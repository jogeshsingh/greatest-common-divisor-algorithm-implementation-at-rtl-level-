==> flow/design.v <==
`timescale 1ns / 1ps
module CMP
#(parameter WIDTH =8 ) 
(X, Y , eq_out , lt_out , gt_out );
 input [WIDTH-1:0] X , Y ;
 output  eq_out , lt_out , gt_out ;
 assign eq_out = (X==Y) ? 1'b1 : 1'b0 ;
  assign lt_out = (X<Y)? 1'b1  : 1'b0 ;
  assign gt_out = (X>Y)? 1'b1:  1'b0 ;
endmodule
`timescale 1ns / 1ps
module DU_CU(
i_clk ,  start , data_input  , EQ, LT, GT,out_A , out_B , p_STATE, done, Sub_out
    );
 input [8-1:0] data_input ;
input i_clk ;
input start ;
output done ;
output [8-1:0] out_A , out_B, Sub_out ;
output EQ, LT , GT ; 
output  [3-1 :0 ] p_STATE;
Top_design DATAPATH(
data_input , i_clk  , EQ, LT, GT,s_in1 , s_in2 , s_in3,load_A, load_B,out_A, out_B, Sub_out
    );
   controller Control(
i_clk , load_A, load_B , EQ, LT, GT,s_in1 , s_in2 , s_in3, start, p_STATE, done
    );
endmodule
`timescale 1ns / 1ps
module Mux_D
#(parameter WID = 8)
(in1 , in2 , o_D  , sel_D  );
 input sel_D ;
 input [WID-1:0] in1 , in2 ; 
 output[WID-1:0] o_D ;  
 assign o_D = sel_D ? in2 :in1 ;
endmodule
`timescale 1ns / 1ps
module Reg_A(
data_in , ld_A  , i_clk ,A_out
    );
 input [8-1:0] data_in ;
 input i_clk ;
 input ld_A ;
 output reg [8-1:0] A_out ;
   always @ (posedge i_clk)
    begin
     if (ld_A)
         begin
      A_out <= data_in ; 
          end
       else
         begin
       A_out <= A_out ;
           end
           end  
endmodule
`timescale 1ns / 1ps
module Reg_B(
d_in1 , ld_B  , i_clk ,B_out
    );
 input [8-1:0] d_in1 ;
 input i_clk ;
 input ld_B ;
 output reg [8-1:0] B_out ;
   always @ (posedge i_clk)
    begin
      if (ld_B)
         begin
      B_out <= d_in1 ; 
          end
       else
         begin
       B_out <= B_out ;
           end
           end  
endmodule
`timescale 1ns / 1ps
module SUB_AB
#(parameter WIDTH3 = 8)
(A , B , OUT );
    input [WIDTH3-1:0] A, B ;
    output [WIDTH3-1:0] OUT ;
    assign OUT = A-B ;
endmodule
`timescale 1ns / 1ps
module Top_design(
data_input , i_clk  , EQ, LT, GT,s_in1 , s_in2 , s_in3,load_A, load_B, out_A, out_B, Sub_out
    );
input [8-1:0] data_input ;
input i_clk ;
input load_A, load_B ;
input s_in1 , s_in2 , s_in3 ;
output EQ, LT , GT ;
wire [8-1:0] M_outA , M_outB ;
output  [8-1:0] out_A ; 
 output  [8-1:0]  out_B ;
output [8-1:0] Sub_out ;
wire [8-1:0] d_in ;
Reg_A R1 (d_in , load_A  , i_clk ,out_A);
Reg_B  R2(d_in , load_B  , i_clk ,out_B);
 CMP   C1(out_A, out_B , EQ , LT , GT );
 SUB_AB  S1(M_outA, M_outB , Sub_out );
 mux_A     M1(out_A , out_B , M_outA, s_in1 );
 mux_B   M2(out_A , out_B , M_outB  , s_in2);
 Mux_D   M3(Sub_out , data_input , d_in  , s_in3  );
endmodule
`timescale 1ns / 1ps
module controller(
i_clk , load_A, load_B , EQ, LT, GT,s_in1 , s_in2 , s_in3, start, p_STATE, done
    );
 input i_clk ;
 input start ; 
 input EQ ;
 input LT ;
 input GT ; 
 output load_A ;
 output load_B ;
 output s_in1 ;
 output s_in2;
 output s_in3 ; 
 output done ;
 output reg [3-1:0] p_STATE;
 reg [3-1:0] nEXT_STATE ;
 parameter [2:0] S0 = 3'b000  , 
                 S1 = 3'b001,
                 S2 = 3'b010 ,
                 S3 = 3'b011 ,
                 S4 = 3'b100 , 
                 S5 = 3'b101 ;
     reg [5:0] CV ; 
     assign load_A = CV[5] ;
     assign load_B = CV[4] ;
     assign s_in1 = CV[3] ;
     assign s_in2 = CV[2] ;
     assign s_in3 = CV[1];
     assign done = CV[0] ;          
     always @ (posedge i_clk )
       begin
         case (p_STATE )
         S0 :  begin
                   if (start )
                       p_STATE <= S1 ;
                          else 
                           p_STATE <= S0 ; 
                            end  
         S1 :  begin
                   p_STATE <= S2 ;
                     end
          S2 : begin
                  if (EQ)
                      p_STATE <=  S5 ;
                   else if (LT)
                     p_STATE <= S3 ;
                     else if (GT)
                     p_STATE <= S4 ;
                      else
                        p_STATE <= S2 ;
                         end
           S3 :  begin
                    if (EQ)
                    p_STATE <=  S5 ;
                   else if (LT)
                    p_STATE <= S3 ;
                     else if (GT)
                 p_STATE <= S4 ;
                      else
                     p_STATE <= S2 ;
                         end
             S4 :  begin
                      if (EQ)
                  p_STATE <=  S5 ;
                   else if (LT)
               p_STATE <= S3 ;
                     else if (GT)
                  p_STATE <= S4 ;
                      else
                        p_STATE <= S2 ;
                         end
              S5 :  begin
                             p_STATE <= S5 ;
                              end
                default : begin 
                           p_STATE <= S0 ;
                            end                        
                         endcase
                         end         
        always @ (p_STATE or EQ or LT or GT )
        begin                 
             case (p_STATE)
             S0 : begin CV= 6'b100010; end
             S1 : begin CV = 6'b010010; end
             S2 : begin
             if 
             (EQ==1'b1)
               begin
                  CV = 6'b000001;
                    end
                     else if (LT)
                      begin
                      CV = 6'b011000;
                       end
                     else if (GT)
                        begin
                       CV = 6'b100100;
                       end 
                        else 
                         begin
                          CV = 6'b010010;
                          end 
                          end
             S3 : begin
             if 
             (EQ==1'b1)
               begin
                  CV = 6'b000001;
                    end
                     else if (LT)
                      begin
                      CV = 6'b011000;
                       end
                     else if (GT)
                        begin
                       CV = 6'b100100;
                       end 
                        else 
                         begin
                          CV = 6'b010010;
                          end 
                          end
             S4 : begin
             if 
             (EQ==1'b1)
               begin
                  CV = 6'b000001;
                    end
                     else if (LT)
                      begin
                      CV = 6'b011000;
                       end
                     else if (GT)
                        begin
                       CV = 6'b100100;
                       end 
                        else 
                         begin
                          CV = 6'b010010;
                          end 
                          end
             S5 :    begin CV = 6'b000001; end
             default : CV = 6'b000000;
              endcase
             end                                         
endmodule
`timescale 1ns / 1ps
module mux_A(
in_1 , in_2 , o_A, sel_A 
    );
 input sel_A ;
 input [8-1:0] in_1 , in_2 ; 
 output[8-1:0] o_A ;  
 assign o_A = sel_A ? in_2 :in_1 ;
endmodule
`timescale 1ns / 1ps
module mux_B(
i_1 , i_2 , o_B  , sel_B 
    );
 input sel_B ;
 input [8-1:0] i_1 , i_2 ; 
 output[8-1:0] o_B ;  
 assign o_B = sel_B ? i_2 :i_1 ;
endmodule
Step by step through the tools: DU_CU
What the tools print for DU_CU, step after step. Line numbers count from 1 in the design file above. Library cell names are shortened. Not given: -

Top: DU_CU. Clock: i_clk. Library: sky130hd. Timing corner: tt_025C_1v80.

Elaborated design
Yosys after proc, flatten, opt, wreduce and memory -nomap, before mapping. Enables and synchronous resets that opt folds into registers are not counted as muxes. Memory bits, and registers merged into a memory's read port (data or address), are not among the register bits. Print and check cells are not counted. Equal cells are merged and count once.

The entry for flip-flop bits (word level) reads 19. ROM bits: 0. The entry for word width x clocked read ports reads 0. For bits in writable memories the number is 0. The figure for bits in latches is 0. Memories kept: 0. For output and inout port bits the number is 31. The figure for cells after elaboration is 29.

Under order comparisons stands 2. The figure for eq/ne operators is 6. Shifts and indexed selects: 0. Div/mod/pow operators: 0. Muxes and demuxes: 15. For add/subtract/negate cells the number is 1. The figure for multiply operators is 0. The figure for reduce/logical cells is 2. For bitwise logic cells the number is 0.

Operators by type and width (number): parallel mux 6 bit (select 4 bit) (1); two-way mux 8 bit (3); two-way mux 6 bit (3); parallel mux 3 bit (select 4 bit) (1); two-way mux 3 bit (3); subtractor 8 bit (1); > comparator 8 bit (1); < comparator 8 bit (1); equality test 8 bit (1); equality test 3 x 2 -> 1 bit (second input constant) (2); equality test 3 bit (second input constant) (2); two-way mux 1 bit (4); equality test 3 x 1 -> 1 bit (second input constant) (1); zero test 3 bit (1); OR reduction 3 bit (1).

Logic depth
Longest topological path by Yosys (ltp), each cell counted once; first at word level (registers and memories cut), then after technology mapping (sequential cells cut; the memories' decode and read muxes count).

The entry for word-level depth reads 9. The entry for ABC_AREA reads 0. The figure for mapped depth is 16.

Synthesis result
Yosys stat after the flow's synthesis: flattened, memories mapped to cells. It holds for the ABC_AREA given above (unset counts as 0); a run with the other value may have another netlist.

Cells by type: edfxtp_1 (number 16, area in all 480.461 µm²); ha_1 (number 15, area in all 187.68 µm²); mux2i_1 (number 7, area in all 70.067 µm²); mux2_1 (number 6, area in all 67.565 µm²); dfxtp_1 (number 3, area in all 60.058 µm²); a21oi_1 (number 9, area in all 45.043 µm²); inv_1 (number 12, area in all 45.043 µm²); nor2_1 (number 11, area in all 41.29 µm²); nand2_1 (number 9, area in all 33.782 µm²); o21ai_0 (number 6, area in all 30.029 µm²); xnor2_1 (number 3, area in all 26.275 µm²); xor2_1 (number 3, area in all 26.275 µm²); mux2_2 (number 2, area in all 22.522 µm²); a31oi_4 (number 1, area in all 21.27 µm²); fa_1 (number 1, area in all 20.019 µm²); nand2b_1 (number 3, area in all 18.768 µm²); o22ai_1 (number 3, area in all 18.768 µm²); a21o_1 (number 2, area in all 15.014 µm²).

Not listed: further types 28, cells in them 31.

For chip area (Yosys) the number is 1487.7 µm². The entry for standard cells after synthesis reads 143. Under mapped flip-flops stands 19. The entry for sequential area reads 540.5 µm².

The figures by module come from a second, unflattened synthesis with its own total; it is not the netlist above.

Under cell total of the unflattened synthesis stands 149. For area total of the unflattened synthesis the number is 1681.6 µm².

Rows give one instance, submodules left out.

By module: SUB_AB (seq. area 0.0 µm², times used 1, area 330.3 µm², cells 43); controller (seq. area 60.1 µm², times used 1, area 251.5 µm², cells 34); Reg_A (seq. area 240.2 µm², times used 1, area 240.2 µm², cells 8); Reg_B (seq. area 240.2 µm², times used 1, area 240.2 µm², cells 8); CMP (seq. area 0.0 µm², times used 1, area 225.2 µm², cells 29); Mux_D (seq. area 0.0 µm², times used 1, area 131.4 µm², cells 9); mux_A (seq. area 0.0 µm², times used 1, area 131.4 µm², cells 9); mux_B (seq. area 0.0 µm², times used 1, area 131.4 µm², cells 9); DU_CU (seq. area 0.0 µm², times used 1, area 0.0 µm², cells 0); Top_design (seq. area 0.0 µm², times used 1, area 0.0 µm², cells 0).

Path before layout
Source: OpenSTA report_checks on the synthesized netlist (no wires, ideal clock, input and output delay 20% of the period each), path of least setup slack; recovery checks are left aside. Register names are those of the netlist, which keeps one name where synthesis merged equal registers.

Path kind: register to output. From: register DATAPATH.R1.A_out[5]. To: output port Sub_out[5]. The figure for delay of the path is 3.210 ns. For path slack the number is 1.782 ns. The entry for clock period reads 6.24 ns. Under required time stands 4.992 ns. Buffers on the path: 0. Under driving pins on the path stands 13. Data arrival time: 3.210 ns. Under external output delay stands 1.248 ns. For synthesis period reached the number is 4.458 ns.

"delay of the path" is the arrival time less input delay plus setup time. A path that ends at an output port has no setup time. "driving pins on the path" counts driving pins, that of a launching flip-flop among them; a cell with two outputs on the path counts twice. "synthesis period reached" = period - worst setup slack (recovery checks aside). The figure is calculated, with input and output delays left at 20% of the set period. The rows between start and end are the longest chain of elaborated cells between them; the timing report does not say that the signal goes this way. Where chains are equally long, one stands for them. A line is the first line of the expression or statement that the cell stems from. Yosys adds cells for indexed reads and writes and turns some case tables into memories.

Path through: edfxtp_1 > ha_1 > a211o_1 > a21oi_2 > a31oi_4 > nor2_4 > mux2_1 > ha_1 > nor2b_1 > o31a_1 > o21ai_0 > nand2b_1 > xor2_1. For cells in the longest elaborated chain the number is 8.

RTL lines, path after synthesis: start: declaration (RTL line 45) `output reg [8-1:0] A_out ;`; start: assignment (RTL line 50) `A_out <= data_in ;`; start: assignment (RTL line 54) `A_out <= A_out ;`; > comparator 8 bit (RTL line 9) `assign gt_out = (X>Y)? 1'b1:  1'b0 ;`; two-way mux 1 bit (RTL line 9); two-way mux 6 bit (RTL line 222) `else if (GT)`; two-way mux 6 bit (RTL line 218) `else if (LT)`; two-way mux 6 bit (RTL line 213) `if`; parallel mux 6 bit (select 4 bit) (RTL line 190) `case (p_STATE)`; two-way mux 8 bit (RTL line 262) `assign o_A = sel_A ? in_2 :in_1 ;`; subtractor 8 bit (RTL line 84) `assign OUT = A-B ;`; end: declaration (RTL line 19) `output [8-1:0] out_A , out_B, Sub_out ;`.

Path in the finished layout
From the final timing report of flow run 1: the path of least setup slack in the routed layout; clock arrival at registers is part of the times.

Path kind: register to output. From: register DATAPATH.R1.A_out[5]. To: output port Sub_out[3]. Buffers on the path: 2. Under external output delay stands 1.00 ns. Under required time stands 4.01 ns. Data arrival time: 3.87 ns. For path slack the number is 0.14 ns. Under driving pins on the path stands 13. The entry for clock period reads 5.01 ns.

The rows between start and end are the longest chain of elaborated cells between them; the timing report does not say that the signal goes this way. Where chains are equally long, one stands for them.

Path through: edfxtp_1 > ha_1 > a211o_1 > a21oi_2 > a31oi_4 > nor2_4 > buf_4 > mux2_1 > ha_1 > o21a_1 > o31a_1 > a21oi_1 > clkdlybuf4s50_1. For cells in the longest elaborated chain the number is 8.

RTL lines, path post-layout: start: declaration (RTL line 45) `output reg [8-1:0] A_out ;`; start: assignment (RTL line 50) `A_out <= data_in ;`; start: assignment (RTL line 54) `A_out <= A_out ;`; > comparator 8 bit (RTL line 9) `assign gt_out = (X>Y)? 1'b1:  1'b0 ;`; two-way mux 1 bit (RTL line 9); two-way mux 6 bit (RTL line 222) `else if (GT)`; two-way mux 6 bit (RTL line 218) `else if (LT)`; two-way mux 6 bit (RTL line 213) `if`; parallel mux 6 bit (select 4 bit) (RTL line 190) `case (p_STATE)`; two-way mux 8 bit (RTL line 262) `assign o_A = sel_A ? in_2 :in_1 ;`; subtractor 8 bit (RTL line 84) `assign OUT = A-B ;`; end: declaration (RTL line 19) `output [8-1:0] out_A , out_B, Sub_out ;`.

Add stored flow runs of DU_CU

2 stored runs of DU_CU in the flow (synthesis by Yosys, layout by OpenROAD, sky130hd cells), in arbitrary order. Constraints: input delay and output delay 20% of the set period each, output load 0.01 pF. "achieved clock period" is the run's clock period less its worst setup slack. It is reckoned from that one timing run; input and output delays stay at 20% of the period that was set. "allowed time less slack (worst setup path)" is the time allowed to the run's worst setup path (the clock period less input and output delay, where it has them) less its slack. Clock arrival times count: a late capture clock shortens it, a late launch clock lengthens it.

Files of flow run 1:
==> flow/run.sh <==
#!/bin/bash
# the make line also repeats the synthesis and layout settings of config.mk as NAME=value (left out here)
make -C /OpenROAD-flow-scripts/flow DESIGN_CONFIG=/design/flow/config.mk WORK_HOME=/design/flow/orfs CLKGATE_MAP_FILE= finish
==> flow/config.mk <==
export PLATFORM = sky130hd
export DESIGN_NAME = DU_CU
export DESIGN_NICKNAME = DU_CU
export VERILOG_FILES = /design/flow/design.v
export SDC_FILE = /design/flow/constraint.sdc
export NUM_CORES = 4
export LEC_CHECK = 0
export ABC_AREA = 0
export CAP_MARGIN = 20
export CORE_ASPECT_RATIO = 1.89
export CORE_MARGIN = 2
export CORE_UTILIZATION = 27
export CTS_CLUSTER_SIZE = 81
export GPL_ROUTABILITY_DRIVEN = 0
export GPL_TIMING_DRIVEN = 0
export MAX_ROUTING_LAYER = met5
export PLACE_DENSITY_LB_ADDON = 0.01
export SETUP_SLACK_MARGIN = -0.07
export SLEW_MARGIN = 20
==> flow/constraint.sdc <==
create_clock -name core_clock -period 5.01 [get_ports {i_clk}]
set_input_delay 1.0020 -clock core_clock [delete_from_list [all_inputs] [get_ports {i_clk}]]
set_output_delay 1.0020 -clock core_clock [all_outputs]
set_load 0.01 [all_outputs]

Results of flow run 1. The total negative setup slack comes to 0.000 ns. The utilization after layout is 38.1 %. The achieved clock period is 4.870 ns. The total die area is 6150.1 µm². The allowed time less slack (worst setup path) stands at 3.87 ns. Worst setup path kind: register to output. The measured post-route worst hold slack is 0.610 ns. The std-cell area (final layout) reads 2047.0 µm². The netlist area reported by Yosys stands at 1487.7 µm². For the smallest setup slack the run shows 0.140 ns.

Files of flow run 2:
==> flow/run.sh <==
#!/bin/bash
# the make line also repeats the synthesis and layout settings of config.mk as NAME=value (left out here)
make -C /OpenROAD-flow-scripts/flow DESIGN_CONFIG=/design/flow/config.mk WORK_HOME=/design/flow/orfs CLKGATE_MAP_FILE= finish
==> flow/config.mk <==
export PLATFORM = sky130hd
export DESIGN_NAME = DU_CU
export DESIGN_NICKNAME = DU_CU
export VERILOG_FILES = /design/flow/design.v
export SDC_FILE = /design/flow/constraint.sdc
export NUM_CORES = 4
export LEC_CHECK = 0
export ABC_AREA = 1
export CAP_MARGIN = 20
export CORE_ASPECT_RATIO = 0.57
export CORE_MARGIN = 2
export CORE_UTILIZATION = 31
export HOLD_SLACK_MARGIN = 0.26
export MIN_ROUTING_LAYER = met2
export PLACE_DENSITY_LB_ADDON = 0.01
export SLEW_MARGIN = 20
==> flow/constraint.sdc <==
create_clock -name core_clock -period 3.1 [get_ports {i_clk}]
set_input_delay 0.6200 -clock core_clock [delete_from_list [all_inputs] [get_ports {i_clk}]]
set_output_delay 0.6200 -clock core_clock [all_outputs]
set_load 0.01 [all_outputs]

Results of flow run 2. The total die area is 5912.6 µm². For the smallest setup slack the run shows -0.483 ns. The std-cell area (final layout) reads 3279.4 µm². The measured post-route worst hold slack is 0.757 ns. The total negative setup slack comes to -3.645 ns. The allowed time less slack (worst setup path) stands at 2.96 ns. Worst setup path kind: register to output. The achieved clock period is 3.583 ns. The utilization after layout is 66.3 %. The netlist area reported by Yosys stands at 1640.3 µm².
